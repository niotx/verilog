==> flow/design.v <==
module ex1(A, B, Reset, Clock, Sum);
	input [7:0] A, B;
	input Reset, Clock;
	output wire [7:0] Sum;
	reg [3:0] Count;
	reg s, p_state, n_state;
	wire [7:0] a, b;
	wire Run;
	parameter G=1'b0, H=1'b1;
	shiftrne shift_A (A, Reset, 1'b1, 1'b0, Clock, a);
	shiftrne shift_B (B, Reset, 1'b1, 1'b0, Clock, b);
	shiftrne shift_Sum (8'b00000000, Reset, Run, s, Clock, Sum);
	always @(a, b, p_state)
		case (p_state)
			G: begin
			s = a[0]^b[0];
			if (a[0] & b[0]) n_state = H;
			else n_state = G;
			end
			H: begin
			s = a[0]~^b[0];
			if ( ~a[0] & ~b[0]) n_state = G;
			else n_state = H;
			end
			default: n_state = H;
		endcase
	always @(posedge Clock)
		if (!Reset) p_state <= G;
		else p_state <= n_state;
	always @(posedge Clock) 
		if (!Reset)  Count = 8;
		else if (Run) Count = Count-1;
	assign Run =| Count;
endmodule
module shiftrne (R, L, E, w, Clock, Q);
	parameter n = 8;
	input [n-1:0] R;
	input L, E, w, Clock;
	output reg [n-1:0] Q;
	integer k;
	always @(posedge Clock)
		if (L)
			Q <= R;
		else if (E)
		begin
		for (k = n-1; k > 0; k = k -1) 
			Q[k- 1]<=Q[k];
			Q[n -1]<=w; 
		end
endmodule
* Tool chain data of ex1
The steps from the RTL of ex1 to its reports follow in flow order. Lines are those of the file above, counted from 1. Operators carry their Yosys type and port widths (W data, S select, Z words). Library cell names are shortened. Not given: n/a
Set-up: design top ex1, clock input Clock, standard-cell library sky130hd, timing corner tt_025C_1v80

* After elaboration
Source: Yosys, flattened and elaborated, memories not mapped. Widths are those after wreduce. Registers that Yosys merges into a memory's read port (data or address) are not register bits. Print and check cells do not count. Equal cells are merged and count once.
Word-level totals: flip-flop bits (word level) 29, output and inout bits 8, word-level cells 41, input bits 18
Operators by class: muxes and demuxes 18, reduce/logical cells 1, bitwise logic cells 7, add/subtract/negate cells 1
Operator list (count):
- $mux W1 | 16
- $sub A4 B1 Y4 const B | 1
- $reduce_or A4 Y1 | 1
- $pmux W1 S2 | 2
- $not A1 Y1 | 3
- $and A1 B1 Y1 | 2
- $xnor A1 B1 Y1 | 1
- $xor A1 B1 Y1 | 1

* Longest topological paths
Longest topological path by Yosys (ltp), each cell counted once; first at word level (registers and memories cut), then after technology mapping (sequential cells cut; the memories' decode and read muxes count).
Logic depth: depth in word-level cells 4, ABC_AREA 0, depth in mapped cells 5, mapped depth without buffers 4

* Netlist
Source: synth_stat.txt of the flow (Yosys; design flattened, memories mapped). It holds for the ABC_AREA given above (unset counts as 0); a run with the other value may have another netlist. Totals and module areas in this step are rounded.
Cell types:
- dfxtp_1 | count 29, area in all 580.557 um2
- mux2_2 | count 14, area in all 157.651 um2
- mux2i_1 | count 9, area in all 90.086 um2
- nand2b_1 | count 12, area in all 75.072 um2
- ha_1 | count 4, area in all 50.048 um2
- inv_1 | count 5, area in all 18.768 um2
- and2_1 | count 2, area in all 12.512 um2
- buf_2 | count 2, area in all 10.01 um2
- o211a_1 | count 1, area in all 10.01 um2
- or4b_1 | count 1, area in all 10.01 um2
- xnor2_1 | count 1, area in all 8.758 um2
- xor2_1 | count 1, area in all 8.758 um2
- buf_4 | count 1, area in all 7.507 um2
- nand2_1 | count 2, area in all 7.507 um2
- nor3b_1 | count 1, area in all 7.507 um2
- o211ai_1 | count 1, area in all 7.507 um2
- o31ai_1 | count 1, area in all 7.507 um2
- or4_1 | count 1, area in all 7.507 um2
Not listed: further types 3, cells in them 3.
Synthesis totals: area of sequential cells 580.6 um2, mapped cells 91, flip-flops 29, chip area (Yosys) 1091 um2, buffers 4
The figures by module come from a second, unflattened synthesis with its own total; it is not the netlist above.
Second synthesis, totals: cell total of the unflattened synthesis 87, area total of the unflattened synthesis 1428 um2
Rows give one instance, submodules left out.
Modules:
- shiftrne | area 377.9 um2, instances 3, sequential area 240.2 um2, cells 18
- ex1 | area 294.0 um2, instances 1, sequential area 100.1 um2, cells 33

* Worst setup path after synthesis
Source: OpenSTA report_checks on the synthesized netlist (no wires, ideal clock, input and output delay 20% of the period each), path of least setup slack; recovery checks are left aside. Register names are those of the netlist, which keeps one name where synthesis merged equal registers.
Timing post-synthesis: path type reg2reg, start register Count[0], end register Count[0], stages 6, clock period 1.29 ns, buffers on the path 1, setup slack 0.062 ns, delay of the path 1.228 ns, time at the first pin 0.000 ns, arrival time 1.156 ns, library setup time 0.072 ns, data required time 1.218 ns, synthesis period reached 1.228 ns
"delay of the path" = arrival - input delay + setup time. "stages" counts driving pins, that of a launching flip-flop among them; a cell with two outputs on the path counts twice. "synthesis period reached" = period - worst setup slack (recovery checks aside). The figure is calculated, with input and output delays left at 20% of the set period. Between the ends stands the longest chain of elaborated cells between them, by number of cells; it is not shown to be the way that was timed. Of several equally long chains one is given. A line is the first line of the expression or statement that the cell stems from. Yosys adds cells for indexed reads and writes and turns some case tables into memories.
Between the ends, post-synthesis: cell sequence dfxtp_1 -> inv_1 -> ha_1 -> nor3b_1 -> buf_4 -> mux2i_1, cells in the longest elaborated chain 1, elaborated cells on any way between the ends 2, source lines of those cells 2, classes of those cells add/sub (1); reduce/logical (1)
Ends and longest elaborated chain, post-synthesis:
- start: declaration | line 5 | reg [3:0] Count;
- start: assignment | line 31 | if (!Reset) Count = 8;
- start: assignment | line 32 | else if (Run) Count = Count-1;
- $sub A4 B1 Y4 | line 32
- end: assignment | line 31
- end: assignment | line 32
- end: declaration | line 5

* Path in the finished layout
From the final timing report of flow run B: the path of least setup slack in the routed layout; clock arrival at registers is part of the times.
Timing after layout: path type reg2reg, start register Count[1], end register shift_Sum.Q[6], arrival time 1.63 ns, time at the first pin 0.33 ns, clock period 1.46 ns, buffers on the path 1, data required time 1.71 ns, library setup time 0.07 ns, setup slack 0.08 ns, stages 6
Between the ends stands the longest chain of elaborated cells between them, by number of cells; it is not shown to be the way that was timed. Of several equally long chains one is given.
Between the ends, after layout: cell sequence dfxtp_1 -> inv_1 -> ha_1 -> nor3b_2 -> buf_6 -> mux2i_1, cells in the longest elaborated chain 1, elaborated cells on any way between the ends 1, source lines of those cells 1, classes of those cells reduce/logical (1)
Ends and longest elaborated chain, after layout:
- start: declaration | line 5 | reg [3:0] Count;
- start: assignment | line 31 | if (!Reset) Count = 8;
- start: assignment | line 32 | else if (Run) Count = Count-1;
- $reduce_or A4 Y1 | line 33 | assign Run =| Count;
- end: assignment | line 43 | Q <= R;
- end: assignment | line 47 | Q[k- 1]<=Q[k];
- end: declaration | line 39 | output reg [n-1:0] Q;

--- measured runs ---
Settings and measured results of 2 stored flow runs for module ex1 (sky130hd), not sorted in any way. The constraints put input and output delay at 20% of the set period each and load the outputs with 0.01 pF.
"clock period reached" = clock period - worst setup slack. The figure is calculated, with input and output delays left at 20% of the set period.
"allowed time less slack (worst setup path)": the worst setup path's part of the clock period (all of it between registers, 20% less for each end at a port) less its slack. A launch clock that arrives late makes it longer, a capture clock that arrives late makes it shorter.
"total power of the final layout" is the tool's figure for a default switching activity; nothing was simulated.
The results are shown rounded.

[flow run A] flow files
==> flow/run.sh <==
#!/bin/bash
# the make line also repeats the synthesis and layout settings of config.mk as NAME=value (left out here)
make -C /OpenROAD-flow-scripts/flow DESIGN_CONFIG=/design/flow/config.mk WORK_HOME=/design/flow/orfs CLKGATE_MAP_FILE= finish
==> flow/config.mk <==
export PLATFORM = sky130hd
export DESIGN_NAME = ex1
export DESIGN_NICKNAME = ex1
export VERILOG_FILES = /design/flow/design.v
export SDC_FILE = /design/flow/constraint.sdc
export NUM_CORES = 4
export LEC_CHECK = 0
export CAP_MARGIN = 20
export CELL_PAD_IN_SITES_DETAIL_PLACEMENT = 2
export CORE_MARGIN = 2
export CORE_UTILIZATION = 57
export GPL_ROUTABILITY_DRIVEN = 0
export PLACE_DENSITY_LB_ADDON = 0.3
export SLEW_MARGIN = 20
==> flow/constraint.sdc <==
create_clock -name core_clock -period 1.66 [get_ports {Clock}]
set_input_delay 0.3320 -clock core_clock [delete_from_list [all_inputs] [get_ports {Clock}]]
set_output_delay 0.3320 -clock core_clock [all_outputs]
set_load 0.01 [all_outputs]

[flow run A] result: not finished: placement ended with error DPL-0033

[flow run B] flow files
==> flow/run.sh <==
#!/bin/bash
# the make line also repeats the synthesis and layout settings of config.mk as NAME=value (left out here)
make -C /OpenROAD-flow-scripts/flow DESIGN_CONFIG=/design/flow/config.mk WORK_HOME=/design/flow/orfs CLKGATE_MAP_FILE= finish
==> flow/config.mk <==
export PLATFORM = sky130hd
export DESIGN_NAME = ex1
export DESIGN_NICKNAME = ex1
export VERILOG_FILES = /design/flow/design.v
export SDC_FILE = /design/flow/constraint.sdc
export NUM_CORES = 4
export LEC_CHECK = 0
export ABC_AREA = 0
export CAP_MARGIN = 20
export CORE_MARGIN = 2
export CORE_UTILIZATION = 53
export MAX_ROUTING_LAYER = met4
export MIN_ROUTING_LAYER = met1
export PLACE_DENSITY_LB_ADDON = 0.09
export SETUP_SLACK_MARGIN = 0.03
export SLEW_MARGIN = 0
export TNS_END_PERCENT = 35
==> flow/constraint.sdc <==
create_clock -name core_clock -period 1.46 [get_ports {Clock}]
set_input_delay 0.2920 -clock core_clock [delete_from_list [all_inputs] [get_ports {Clock}]]
set_output_delay 0.2920 -clock core_clock [all_outputs]
set_load 0.01 [all_outputs]

[flow run B] result: standard-cell area after layout 1,451 um2; setup slack of the worst path 0.084 ns; allowed time less slack (worst setup path) 1.38 ns; worst setup path kind reg2reg; total power of the final layout 1,974 µW; clock period reached 1.376 ns; smallest hold slack 0.455 ns; setup total negative slack 0.000 ns; cell area after synthesis 1,091 um2; die size 2,437 um2
--- end ---
